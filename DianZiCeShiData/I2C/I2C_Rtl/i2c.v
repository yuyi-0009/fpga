==> flow/design.v <==
`timescale 1ns / 1ps
module i2c(
	input 					 clk,								 
	input 					 rstn,							 
	input 					 write_op,					 
	input      [7:0] write_data,				 
	input 					 read_op,						 
	output reg [7:0] read_data,					 
	input      [7:0] addr,							 
	output 					 op_done,						 
	output reg 			 scl,								 
	inout 					 sda								 
);
parameter IDLE 				=	8'h00,	 
			  	WAIT_WTICK0	=	8'h01,
				  WAIT_WTICK1	=	8'h02,
				  W_START			=	8'h03,	 
				  W_DEVICE7		=	8'h04,	 
				  W_DEVICE6		=	8'h05,
				  W_DEVICE5		=	8'h06,
				  W_DEVICE4		=	8'h07,
				  W_DEVICE3		=	8'h08,
				  W_DEVICE2		=	8'h09,
				  W_DEVICE1		=	8'h0a,
				  W_DEVICE0		=	8'h0b,
				  W_DEVACK		=	8'h0c,	 
				  W_ADDRES7		=	8'h0d,	 
				  W_ADDRES6		=	8'h0e,
				  W_ADDRES5		=	8'h0f,
				  W_ADDRES4		=	8'h10,
				  W_ADDRES3		=	8'h11,
				  W_ADDRES2		=	8'h12,
				  W_ADDRES1		=	8'h13,
				  W_ADDRES0		=	8'h14,
				  W_AACK			=	8'h15,	 
				  W_DATA7			=	8'h16,	 
				  W_DATA6			=	8'h17,
				  W_DATA5			=	8'h18,
				  W_DATA4			=	8'h19,
				  W_DATA3			=	8'h1a,
				  W_DATA2			=	8'h1b,
				  W_DATA1			=	8'h1c,
				  W_DATA0			=	8'h1d,
				  W_DACK			=	8'h1e,	 
				  WAIT_WTICK3	=	8'h1f,
				  R_START			=	8'h20,
				  R_DEVICE7		=	8'h21,	 
				  R_DEVICE6		=	8'h22,
				  R_DEVICE5		=	8'h23,
				  R_DEVICE4		=	8'h24,
				  R_DEVICE3		=	8'h25,
				  R_DEVICE2		=	8'h26,
				  R_DEVICE1		=	8'h27,
				  R_DEVICE0		=	8'h28,
				  R_DACK			=	8'h29,
				  R_DATA7			=	8'h2a,
				  R_DATA6			=	8'h2b,
				  R_DATA5			=	8'h2c,
				  R_DATA4			=	8'h2d,
				  R_DATA3			=	8'h2e,
				  R_DATA2			=	8'h2f,
				  R_DATA1			=	8'h30,
				  R_DATA0			=	8'h31,
				  R_NOACK			=	8'h32,
				  S_STOP			=	8'h33,
				  S_STOP0			=	8'h34,
				  S_STOP1			=	8'h35,
				  W_OPOVER		=	8'h36;
reg [7:0] i2c, next_i;					 
reg [7:0] div_cnt;							 
wire scl_tick;
always @(posedge clk or negedge rstn)
if(!rstn										) div_cnt <= 8'd0;	 
else if((i2c==IDLE)|scl_tick) div_cnt <= 8'd0;
else 													div_cnt <= div_cnt + 1'b1;
wire 		scl_ls 		=	(div_cnt == 8'd0);				 
wire 		scl_lc 		= (div_cnt == 8'd7);				 
wire 		scl_hs 		=	(div_cnt == 8'd15);				 
wire 		scl_hc 		= (div_cnt == 8'd22);				 
assign 	scl_tick 	= (div_cnt == 8'd29);				 
always @(posedge clk or negedge rstn)
if(!rstn) i2c <= 0;         	 
else 			i2c <= next_i;
reg wr_op, rd_op;					 
wire d5ms_over;
always @ (posedge clk or negedge rstn)
if(!rstn					) wr_op <= 0;
else if (i2c==IDLE) wr_op <= ~ write_op;
else if (d5ms_over) wr_op <= 1'b0;
always @(posedge clk or negedge rstn)
if(!rstn) rd_op <= 0;
else if (i2c==IDLE) rd_op <= ~ read_op;
else if (d5ms_over) rd_op <= 1'b0;
always@(*)
case (i2c)
	IDLE				: begin next_i = IDLE;if(wr_op|rd_op) next_i = WAIT_WTICK0;end		 
	WAIT_WTICK0	: begin next_i = WAIT_WTICK0;if(scl_tick) next_i=WAIT_WTICK1;end	 
	WAIT_WTICK1	: begin next_i = WAIT_WTICK1;if(scl_tick) next_i = W_START;end
	W_START			: begin next_i=W_START;if(scl_tick) next_i=W_DEVICE7;end
	W_DEVICE7		: begin next_i = W_DEVICE7;if(scl_tick) next_i=W_DEVICE6;end
	W_DEVICE6		: begin next_i = W_DEVICE6;if(scl_tick) next_i=W_DEVICE5;end
	W_DEVICE5		: begin next_i = W_DEVICE5;if(scl_tick) next_i=W_DEVICE4;end
	W_DEVICE4		: begin next_i = W_DEVICE4;if(scl_tick) next_i=W_DEVICE3;end
	W_DEVICE3		: begin next_i = W_DEVICE3;if(scl_tick) next_i=W_DEVICE2;end
	W_DEVICE2		: begin next_i = W_DEVICE2;if(scl_tick) next_i=W_DEVICE1;end
	W_DEVICE1		: begin next_i = W_DEVICE1;if(scl_tick) next_i=W_DEVICE0;end
	W_DEVICE0		: begin next_i = W_DEVICE0;if(scl_tick) next_i=W_DEVACK;end
	W_DEVACK		: begin next_i=W_DEVACK;if(scl_tick) next_i=W_ADDRES7;end
	W_ADDRES7 	: begin next_i = W_ADDRES7;if(scl_tick) next_i=W_ADDRES6;end
	W_ADDRES6 	: begin next_i = W_ADDRES6;if(scl_tick) next_i=W_ADDRES5;end
	W_ADDRES5 	: begin next_i = W_ADDRES5;if(scl_tick) next_i=W_ADDRES4;end
	W_ADDRES4 	: begin next_i = W_ADDRES4;if(scl_tick) next_i=W_ADDRES3;end
	W_ADDRES3 	: begin next_i = W_ADDRES3;if(scl_tick) next_i=W_ADDRES2;end
	W_ADDRES2 	: begin next_i = W_ADDRES2;if(scl_tick) next_i=W_ADDRES1;end
	W_ADDRES1 	: begin next_i = W_ADDRES1;if(scl_tick) next_i=W_ADDRES0;end
	W_ADDRES0 	: begin next_i = W_ADDRES0;if(scl_tick) next_i=W_AACK;end
	W_AACK			: begin next_i = W_AACK;
				 if(scl_tick&wr_op) next_i=W_DATA7;			 
				 else if(scl_tick&rd_op) next_i=WAIT_WTICK3;		 
		   end
	W_DATA7			: begin next_i = W_DATA7		;if(scl_tick)next_i=W_DATA6;end
	W_DATA6			: begin next_i = W_DATA6		;if(scl_tick)next_i=W_DATA5;end
	W_DATA5			: begin next_i = W_DATA5		;if(scl_tick)next_i=W_DATA4;end
	W_DATA4			: begin next_i = W_DATA4		;if(scl_tick)next_i=W_DATA3;end
	W_DATA3			: begin next_i = W_DATA3		;if(scl_tick)next_i=W_DATA2;end
	W_DATA2			: begin next_i = W_DATA2		;if(scl_tick)next_i=W_DATA1;end
	W_DATA1			: begin next_i = W_DATA1		;if(scl_tick)next_i=W_DATA0;end
	W_DATA0			: begin next_i = W_DATA0		;if(scl_tick)next_i=W_DACK;end
	W_DACK			: begin next_i=W_DACK; if(scl_tick) next_i=S_STOP;end
	WAIT_WTICK3:begin next_i=WAIT_WTICK3; if(scl_tick) next_i=R_START;end
	R_START:begin next_i=R_START; if(scl_tick)next_i=R_DEVICE7;end
	R_DEVICE7		: begin next_i = R_DEVICE7; if(scl_tick) next_i=R_DEVICE6;end
	R_DEVICE6		: begin next_i = R_DEVICE6; if(scl_tick) next_i=R_DEVICE5;end
	R_DEVICE5		: begin next_i = R_DEVICE5; if(scl_tick) next_i=R_DEVICE4;end
	R_DEVICE4		: begin next_i = R_DEVICE4; if(scl_tick) next_i=R_DEVICE3;end
	R_DEVICE3		: begin next_i = R_DEVICE3; if(scl_tick) next_i=R_DEVICE2;end
	R_DEVICE2		: begin next_i = R_DEVICE2; if(scl_tick) next_i=R_DEVICE1;end
	R_DEVICE1		: begin next_i = R_DEVICE1; if(scl_tick) next_i=R_DEVICE0;end
	R_DEVICE0		: begin next_i = R_DEVICE0; if(scl_tick) next_i=R_DACK;end
	R_DACK			: begin next_i = R_DACK;if(scl_tick) next_i=R_DATA7;end
	R_DATA7			: begin next_i = R_DATA7;if(scl_tick) next_i=R_DATA6;end
	R_DATA6			: begin next_i = R_DATA6;if(scl_tick) next_i=R_DATA5;end
	R_DATA5			: begin next_i = R_DATA5;if(scl_tick) next_i=R_DATA4;end
	R_DATA4			: begin next_i = R_DATA4;if(scl_tick) next_i=R_DATA3;end
	R_DATA3			: begin next_i = R_DATA3;if(scl_tick) next_i=R_DATA2;end
	R_DATA2			: begin next_i = R_DATA2;if(scl_tick) next_i=R_DATA1;end
	R_DATA1			: begin next_i = R_DATA1;if(scl_tick) next_i=R_DATA0;end
	R_DATA0			: begin next_i = R_DATA0;if(scl_tick) next_i=R_NOACK;end
	R_NOACK			: begin next_i = R_NOACK;if(scl_tick) next_i=S_STOP;end
	S_STOP			: begin next_i = S_STOP;if(scl_tick) next_i=S_STOP0;end
	S_STOP0			: begin next_i = S_STOP0;if(scl_tick) next_i=S_STOP1;end
	S_STOP1			: begin next_i = S_STOP1;if(scl_tick) next_i=W_OPOVER;end
	W_OPOVER		: begin next_i = W_OPOVER;if(d5ms_over)next_i=IDLE;end		 
	default			: begin next_i = IDLE;end
endcase
assign clr_scl = scl_ls									&
								(i2c	!=	IDLE)					&
								(i2c	!=	WAIT_WTICK0)	&					 
			   				(i2c 	!= 	WAIT_WTICK1)	&
			   				(i2c	!=	W_START)			&
			   				(i2c	!=	R_START)			&
			   				(i2c	!=	S_STOP0)			&
			   				(i2c	!=	S_STOP1)			&
			   				(i2c	!=	W_OPOVER)			;
always @(posedge clk or negedge rstn)
if(!rstn) 				scl <= 1'b1;									 
else if(clr_scl) 	scl <= 1'b0;								 
else if(scl_hs) 	scl <= 1'b1;								 
reg [7:0] i2c_reg;
assign start_clr 	= scl_lc 	&	((i2c == W_START)|(i2c == R_START));	 
assign ld_wdevice = scl_lc	&	(i2c == W_DEVICE7	);									 
assign ld_waddres = scl_lc	&	(i2c == W_ADDRES7	);									 
assign ld_wdata		= scl_lc	&	(i2c == W_DATA7		);									 
assign ld_rdevice = scl_lc	&	(i2c == R_DEVICE7	);									 
assign noack_set 	= scl_lc	&	(i2c == R_NOACK		);									 
assign stop_clr 	= scl_lc	&	(i2c == S_STOP		);
assign stop_set 	= scl_lc	&	((i2c == S_STOP0)|(i2c == WAIT_WTICK3));
assign i2c_rlf = scl_lc&(								 
				(i2c == W_DEVICE6	)|
				(i2c == W_DEVICE5	)|
				(i2c == W_DEVICE4	)|
				(i2c == W_DEVICE3	)|
				(i2c == W_DEVICE2	)|
				(i2c == W_DEVICE1	)|
				(i2c == W_DEVICE0	)|
				(i2c == W_ADDRES6	)|
				(i2c == W_ADDRES5	)|
				(i2c == W_ADDRES4	)|
				(i2c == W_ADDRES3	)|
				(i2c == W_ADDRES2	)|
				(i2c == W_ADDRES1	)|
				(i2c == W_ADDRES0	)|
				(i2c == W_DATA6		)|
				(i2c == W_DATA5		)|
				(i2c == W_DATA4		)|
				(i2c == W_DATA3		)|
				(i2c == W_DATA2		)|
				(i2c == W_DATA1		)|
				(i2c == W_DATA0		)|
				(i2c == R_DEVICE6	)|
				(i2c == R_DEVICE5	)|
				(i2c == R_DEVICE4	)|
				(i2c == R_DEVICE3	)|
				(i2c == R_DEVICE2	)|
				(i2c == R_DEVICE1	)|
				(i2c == R_DEVICE0	));
always@(posedge clk or negedge rstn)
if(!rstn					) i2c_reg <= 8'hff;								 
else if(start_clr	) i2c_reg <= 8'h00;								 
else if(ld_wdevice) i2c_reg <= {4'b1010,3'b000,1'b0};			 
else if(ld_waddres) i2c_reg <= addr;								 
else if(ld_wdata	) i2c_reg <= write_data;								 
else if(ld_rdevice) i2c_reg <= {4'b1010,3'b000,1'b1};			 
else if(noack_set	) i2c_reg <= 8'hff;								 
else if(stop_clr	) i2c_reg <= 8'h00;
else if(stop_set	) i2c_reg <= 8'hff;
else if(i2c_rlf		) i2c_reg <= {i2c_reg[6:0],1'b0};	 
assign sda_o = i2c_reg[7];								 
assign clr_sdaen = (i2c == IDLE)|						 
				   (
				   scl_lc&(
				   (i2c == W_DEVACK)|
				   (i2c == W_AACK)|
				   (i2c == W_DACK)|
				   (i2c == R_DACK)|
				   (i2c == R_DATA7)));
assign set_sdaen = scl_lc & (								 
				   (i2c == WAIT_WTICK0)|
				   (i2c == W_ADDRES7)|
				   (i2c == W_DATA7)|
				   (i2c == WAIT_WTICK3)|
				   (i2c == S_STOP)|
				   (i2c == R_NOACK));
reg sda_en;
always @(posedge clk or negedge rstn)
if(!rstn					) sda_en <= 0;
else if (clr_sdaen) sda_en <= 0;
else if (set_sdaen) sda_en <= 1'b1;
assign sda = sda_en ? sda_o : 1'bz;				 
assign sda_wr = scl_hc & (								 
				(i2c == R_DATA7)|
				(i2c == R_DATA6)|
				(i2c == R_DATA5)|
				(i2c == R_DATA4)|
				(i2c == R_DATA3)|
				(i2c == R_DATA2)|
				(i2c == R_DATA1)|
				(i2c == R_DATA0));
always@(posedge clk or negedge rstn)
if(!rstn			) read_data <= 0;
else if(sda_wr) read_data <= {read_data[6:0], sda};					 
assign op_done = d5ms_over;
reg [15:0] d5ms_cnt;
always @(posedge clk or negedge rstn)
if(!rstn) d5ms_cnt <= 0;
else if (i2c==W_OPOVER) d5ms_cnt <= d5ms_cnt + 1'b1;
else 										d5ms_cnt <= 0;
assign d5ms_over = (rd_op) ? (d5ms_cnt == 16'h1f) : (d5ms_cnt == 16'h75A8);
endmodule
# Reports on i2c
# Tool output for the design above, in the order of the flow.
# Lines are those of the file above, counted from 1.
# Operators: Yosys type, input widths -> output width; for muxes data width and select width s.
# Cell names lack the library's common part.
inputs:
  design: "i2c"
  clk_port: "clk"
  library: "sky130hd"
  lib_corner: "tt_025C_1v80"

# Word-level counts
# Yosys after proc, flatten, opt, wreduce and memory -nomap, before mapping. Memory bits, and registers merged into a memory's read port (data or address), are not among the register bits. Print and check cells are not counted.
op_classes:
  addsub: 2
  n_mul: 0
  div_mod_pow: 0
  cmp: 0
  eq_ne: 67
  n_shift: 0
  mux: 77
  n_logic: 72
  reduce_logical: 7
ops:
  columns: ["operator", "count"]
  rows:
  - ["$pmux 6 s55", 1]
  - ["$eq 6x6->1 const B", 23]
  - ["$eq 6x5->1 const B", 16]
  - ["$mux 8", 10]
  - ["$or 1x1->1", 48]
  - ["$eq 6x4->1 const B", 8]
  - ["$mux 1", 35]
  - ["$mux 2", 13]
  - ["$eq 6x3->1 const B", 4]
  - ["$ne 6x6->1 const B", 4]
  - ["$and 1x1->1", 22]
  - ["$mux 3", 7]
  - ["$mux 4", 5]
  - ["$mux 6", 3]
  - ["$add 16x1->16 const B", 1]
  - ["$eq 16x15->1 const B", 1]
  - ["$eq 16x5->1 const B", 1]
  - ["$eq 8x5->1 const B", 2]
  - ["$logic_not 8->1", 2]
  - ["$mux 16", 1]
  - ["$eq 6x2->1 const B", 2]
  - ["$ne 6x2->1 const B", 2]
  - ["$mux 5", 2]
  - ["$reduce_bool 9->1", 1]
  - ["$add 8x1->8 const B", 1]
  - ["$eq 8x3->1 const B", 1]
  - ["$eq 8x4->1 const B", 1]
  - ["$reduce_bool 8->1", 1]
# Other operator kinds: 4; their cells: 7.
word_totals:
  regBits: 50
  latch_bits: 0
  ram_bits: 0
  mem_bits_ro: 0
  clocked_rd_ports_x_width: 0
  memories: 0
  inputBits: 20
  output_inout_bits: 11
  word_cells: 234

# Longest topological paths
# Depth = most cells in a row (Yosys ltp): at word level without a register or memory, in the mapped netlist without a sequential cell, where the memories' decode and read muxes count.
depth:
  depth_word: 38
  ABC_AREA: 1
  mapped_depth: 14
  mapped_depth_nobuf: 13

# Synthesis result
# Yosys stat after the flow's synthesis: flattened, memories mapped to cells. It holds for the ABC_AREA given above (unset counts as 0); a run with the other value may have another netlist.
# Totals and module areas in this step are rounded.
mapped:
  cell_count: 542
  mapped_area_um2: 3600
  seq_area_um2: 1200
  flip_flops: 49
  buf_cells: 8
types:
  columns: ["cell_type", "count", "type_area_um2"]
  rows:
  - ["dfrtp_1", 40, 1000.96]
  - ["nand2_1", 132, 495.475]
  - ["nand3_1", 67, 335.322]
  - ["nor2_1", 72, 270.259]
  - ["dfstp_2", 9, 236.477]
  - ["inv_1", 60, 225.216]
  - ["o21ai_0", 25, 125.12]
  - ["nor3_1", 18, 90.086]
  - ["a21oi_1", 17, 85.082]
  - ["ha_1", 5, 62.56]
  - ["nand2_4", 5, 56.304]
  - ["nor2_4", 5, 56.304]
  - ["nand2_2", 8, 50.048]
  - ["nand4_1", 7, 43.792]
  - ["nor4_1", 7, 43.792]
  - ["inv_2", 10, 37.536]
  - ["o211ai_1", 5, 37.536]
  - ["nor2_2", 5, 31.28]
# Not listed: further types 24, cells in them 45.

# Worst setup path after synthesis
# OpenSTA on the mapped netlist: ideal clock, no wires. The path of least setup slack (recovery checks aside). Input and output delay are each 20% of the period. Register names are those of the netlist, which keeps one name where synthesis merged equal registers.
synth_path:
  path_kind: "reg-to-reg"
  start: "register div_cnt[0]"
  end: "register i2c_reg[5]"
  period_ns: 2.63
  setup_ns: 0.076
  launch_ns: 0.000
  t_arrival_ns: 1.607
  required_ns: 2.554
  slack_ns: 0.947
  path_delay_ns: 1.683
  path_stages: 14
  path_buffers: 1
  synth_period_reached_ns: 1.683
# "path_delay_ns" = arrival - input delay + setup time.
# "path_stages": output pins that drive a net of the path, with the launching flip-flop's if there is one; two outputs of one cell count as two.
# "synth_period_reached_ns" is the clock period less the worst setup slack; recovery checks do not enter. This is arithmetic on one report: input and output delays are still those of the set period (20% each).
# The rows between start and end are the longest chain of elaborated cells between them; the timing report does not say that the signal goes this way. Where chains are equally long, one stands for them.
# A line is the first line of the expression or statement that the cell stems from. Yosys adds cells for indexed reads and writes and turns some case tables into memories.
# A register here has more assigning lines than the two given.
synth_via:
  cell_sequence: "dfrtp_1 > ha_1 > nand3_1 > nor2_4 > buf_2 > nand2_1 > nand2_1 > nand2_1 > nand2_1 > nand2_1 > nand2_1 > nand2_1 > nand3_1 > nand2_1"
  elab_chain_cells: 11
  cells_between: 20
  lines_between: 19
  cone_classes: "eq/ne: 1; mux: 9; logic: 9; reduce/logical: 1"
synth_rtl:
  columns: ["item", "line_no", "source"]
  rows:
  - ["from (decl)", 70, "reg [7:0] div_cnt;"]
  - ["from (assign)", 73, "if(!rstn ) div_cnt <= 8'd0;"]
  - ["from (assign)", 75, "else div_cnt <= div_cnt + 1'b1;"]
  - ["$eq 8x3->1", 77, "wire scl_lc = (div_cnt == 8'd7);"]
  - ["$and 1x1->1", 178, "assign i2c_rlf = scl_lc&("]
  - ["$mux 8", 217, "else if(i2c_rlf ) i2c_reg <= {i2c_reg[6:0],1'b0};"]
  - ["$mux 8", 216, "else if(stop_set ) i2c_reg <= 8'hff;"]
  - ["$mux 8", 215, "else if(stop_clr ) i2c_reg <= 8'h00;"]
  - ["$mux 8", 214, "else if(noack_set ) i2c_reg <= 8'hff;"]
  - ["$mux 8", 213, "else if(ld_rdevice) i2c_reg <= {4'b1010,3'b000,1'b1};"]
  - ["$mux 8", 212, "else if(ld_wdata ) i2c_reg <= write_data;"]
  - ["$mux 8", 211, "else if(ld_waddres) i2c_reg <= addr;"]
  - ["$mux 8", 210, "else if(ld_wdevice) i2c_reg <= {4'b1010,3'b000,1'b0};"]
  - ["$mux 8", 209, "else if(start_clr ) i2c_reg <= 8'h00;"]
  - ["to (assign)", 210, null]
  - ["to (assign)", 211, null]
  - ["to (decl)", 169, "reg [7:0] i2c_reg;"]

# Timing after layout
# Path of least setup slack in the final report of flow run A (OpenROAD, finished layout, wires in). Where an end is a register, its clock arrival counts in the times.
layout_path:
  path_kind: "reg-to-output"
  start: "register d5ms_cnt[10]"
  end: "output op_done"
  period_ns: 2.39
  out_delay_ns: 0.48
  launch_ns: 0.29
  t_arrival_ns: 1.43
  required_ns: 1.91
  slack_ns: 0.48
  path_stages: 9
  path_buffers: 2
# The rows between start and end are the longest chain of elaborated cells between them; the timing report does not say that the signal goes this way. Where chains are equally long, one stands for them.
# A register here has more assigning lines than the two given.
layout_via:
  cell_sequence: "dfrtp_1 > buf_4 > nand2_4 > nor3b_2 > nand3_1 > nand2_1 > nand2_2 > inv_2 > buf_6"
  elab_chain_cells: 2
  cells_between: 3
  lines_between: 1
  cone_classes: "eq/ne: 2; mux: 1"
layout_rtl:
  columns: ["item", "line_no", "source"]
  rows:
  - ["from (decl)", 253, "reg [15:0] d5ms_cnt;"]
  - ["from (assign)", 255, "if(!rstn) d5ms_cnt <= 0;"]
  - ["from (assign)", 256, "else if (i2c==W_OPOVER) d5ms_cnt <= d5ms_cnt + 1'b1;"]
  - ["$eq 16x15->1", 258, "assign d5ms_over = (rd_op) ? (d5ms_cnt == 16'h1f) : (d5ms_cnt == 16'h75A8);"]
  - ["$mux 1", 258, null]
  - ["to (decl)", 10, "output op_done,"]

# Design i2c on sky130hd. What follows are 2 stored runs of the flow, each under its own settings; their order means nothing. The constraints put input and output delay at 20% of the set period each and load the outputs with 0.01 pF.
# "period_reached_ns" is the run's clock period less its worst setup slack. It is reckoned from that one timing run; input and output delays stay at 20% of the period that was set.
# "worstPathTime_ns" is the time allowed to the run's worst setup path (the clock period less input and output delay, where it has them) less its slack. Clock arrival times count: a late capture clock shortens it, a late launch clock lengthens it.
# "power_total_uw" is the tool's figure for a default switching activity; nothing was simulated.
# Measured values are rounded.
runs:
  - name: "flow run A"
    settings:
      period_ns: 2.39
      CORE_UTILIZATION: 20
      SETUP_SLACK_MARGIN: 0.5
      PLACE_DENSITY_LB_ADDON: 0.27
      HOLD_SLACK_MARGIN: 0.07
      ABC_AREA: 1
      CTS_CLUSTER_SIZE: 81
      CAP_MARGIN: 20
      MAX_ROUTING_LAYER: "met5"
      CORE_MARGIN: 2
      SLEW_MARGIN: 20
    results:
      worstPathTime_ns: 1.43
      worst_setup_path_type: "reg-to-output"
      final_cell_area_um2: 5200
      timing.setup.tns_ns: 0.000
      layout_utilization_pct: 29
      timing.setup.ws_ns: 0.48
      ys_area_um2: 3600
      die_area_um2: 19000
      period_reached_ns: 1.910
      power_total_uw: 1700
  - name: "flow run B"
    settings:
      period_ns: 2.47
      CAP_MARGIN: 20
      CORE_MARGIN: 2
      CORE_UTILIZATION: 40
      SLEW_MARGIN: 20
    results:
      worstPathTime_ns: 1.89
      worst_setup_path_type: "reg-to-output"
      final_cell_area_um2: 3900
      timing.setup.tns_ns: 0.000
      layout_utilization_pct: 51
      timing.setup.ws_ns: 0.090
      ys_area_um2: 3200
      die_area_um2: 8800
      period_reached_ns: 2.380
      power_total_uw: 1400
