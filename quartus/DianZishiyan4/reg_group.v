==> flow/design.v <==
module reg_group(
input wire [1:0] sr,dr,
input wire clk,we,
input wire [7:0] i,
output reg [7:0] s,d
);
reg [7:0] R0=8'b00000001,R1=8'b00000000,R2=8'b00000000,R3=8'b00000111;
always @(sr,dr)
begin
if(sr==2'b00) s=R0;
else if(sr==2'b01) s=R1;
else if(sr==2'b10) s=R2;
else s=R3;
if(dr==2'b00) d=R0;
else if(dr==2'b01) d=R1;
else if(dr==2'b10) d=R2;
else d=R3;
end
always @(negedge clk)
begin 
if(we)
begin
if(dr==2'b00) R0<=i;
else if(dr==2'b10) R2<=i;
else if(dr==2'b01) R1<=i;
else R3<=i;
end
end
endmodule
**Reports on reg_group**

Tool output for the design above, in the order of the flow.
Lines are those of the file above, counted from 1.
Operators: Yosys type, input widths -> output width; for muxes data width and select width s.
Cell names lack the library's common part.
A cell with n/a has no value.

- Design top: reg_group
- Clock: clk
- Cell library: sky130hd
- Library corner: tt_025C_1v80

**Word-level counts**

Yosys after proc, flatten, opt, wreduce and memory -nomap, before mapping. Enables and synchronous resets that opt folds into registers are not counted as muxes. Memory bits, and registers merged into a memory's read port (data or address), are not among the register bits. Print and check cells are not counted. Equal cells are merged and count once.

- Reduce/logical cells: 6
- Bitwise gates (word level): 3
- Muxes and demuxes: 6
- Equality and inequality tests: 4

Operators by type and width:

| operator | count |
|---|---|
| $mux 8 | 6 |
| $reduce_and 4->1 | 2 |
| $eq 2x1->1 const B | 2 |
| $eq 2x2->1 const B | 2 |
| $logic_not 2->1 | 2 |
| $not 1->1 | 3 |
| $reduce_and 3->1 | 1 |
| $reduce_and 2->1 | 1 |

- Register bits after elaboration: 32
- Output and inout port bits: 16

**Depth**

Longest topological path by Yosys (ltp), each cell counted once; first at word level (registers and memories cut), then after technology mapping (sequential cells cut; the memories' decode and read muxes count).

- Depth in word-level cells: 4
- ABC_AREA: 0
- Depth in mapped cells: 6
- Mapped depth without buffers: 4

**After synthesis**

Yosys stat after the flow's synthesis: flattened, memories mapped to cells. It holds for the ABC_AREA given above (unset counts as 0); a run with the other value may have another netlist.
The area totals of this step are shown rounded.

- Mapped area: 1520 µm²
- Sequential part of the area: 961 µm²
- Mapped flip-flops: 32
- Standard cells after synthesis: 89
- Buffer cells: 5

Cell types:

| type | count | total area (µm²) |
|---|---|---|
| edfxtp_1 | 32 | 960.922 |
| mux4_2 | 8 | 180.173 |
| mux2i_1 | 8 | 80.077 |
| nor3b_1 | 9 | 67.565 |
| a211oi_1 | 7 | 52.55 |
| ha_1 | 4 | 50.048 |
| nor2b_1 | 7 | 43.792 |
| buf_4 | 2 | 15.014 |
| inv_1 | 4 | 15.014 |
| buf_6 | 1 | 11.261 |
| nor4bb_1 | 1 | 10.01 |
| a221oi_1 | 1 | 8.758 |
| and3b_1 | 1 | 8.758 |
| and2_1 | 1 | 6.256 |
| buf_2 | 1 | 5.005 |
| clkbuf_2 | 1 | 5.005 |
| nor2_1 | 1 | 3.754 |

Memo
Re: implementation data of reg_group

Stored flow runs of reg_group (2 of them; Yosys, OpenROAD, sky130hd). They differ in their settings and are not a sequence. Constraints: input delay and output delay 20% of the set period each, output load 0.01 pF.
"power consumption" rests on the timing tool's default activity at the inputs, not on a simulated workload.
The measured numbers are rounded.
Among the settings, -- means not set for that run.

| setting or result | run 1 | run 2 |
|---|---|---|
| period_ns | 3.99 | 3.87 |
| CORE_UTILIZATION | 19 | 28 |
| SETUP_SLACK_MARGIN | -0.31 | 0.19 |
| PLACE_DENSITY_LB_ADDON | 0.19 | 0.03 |
| CELL_PAD_IN_SITES_DETAIL_PLACEMENT | 1 | -- |
| TNS_END_PERCENT | 80 | -- |
| GPL_TIMING_DRIVEN | 0 | -- |
| GPL_ROUTABILITY_DRIVEN | 0 | -- |
| CAP_MARGIN | 30 | 20 |
| MAX_ROUTING_LAYER | met5 | -- |
| CORE_MARGIN | 2 | 6 |
| SLEW_MARGIN | 20 | 15 |
| ABC_AREA | -- | 1 |
| CTS_CLUSTER_SIZE | -- | 33 |
| CTS_CLUSTER_DIAMETER | -- | 334 |
| MIN_ROUTING_LAYER | -- | met1 |
| synthesized cell area (µm²) | 1520 | 1640 |
| standard-cell area after layout (µm²) | 2160 | 2430 |
| utilization of the finished layout (%) | 27.9 | 43.5 |
| total negative slack on setup checks (ps) | -8530 | -8 |
| power consumption (mW) | 0.859 | 1.02 |
| area inside the die boundary (µm²) | 8750 | 7850 |
| post-route worst hold slack (ps) | 2130 | 2410 |
| setup slack of the worst path (ps) | -259 | -5 |
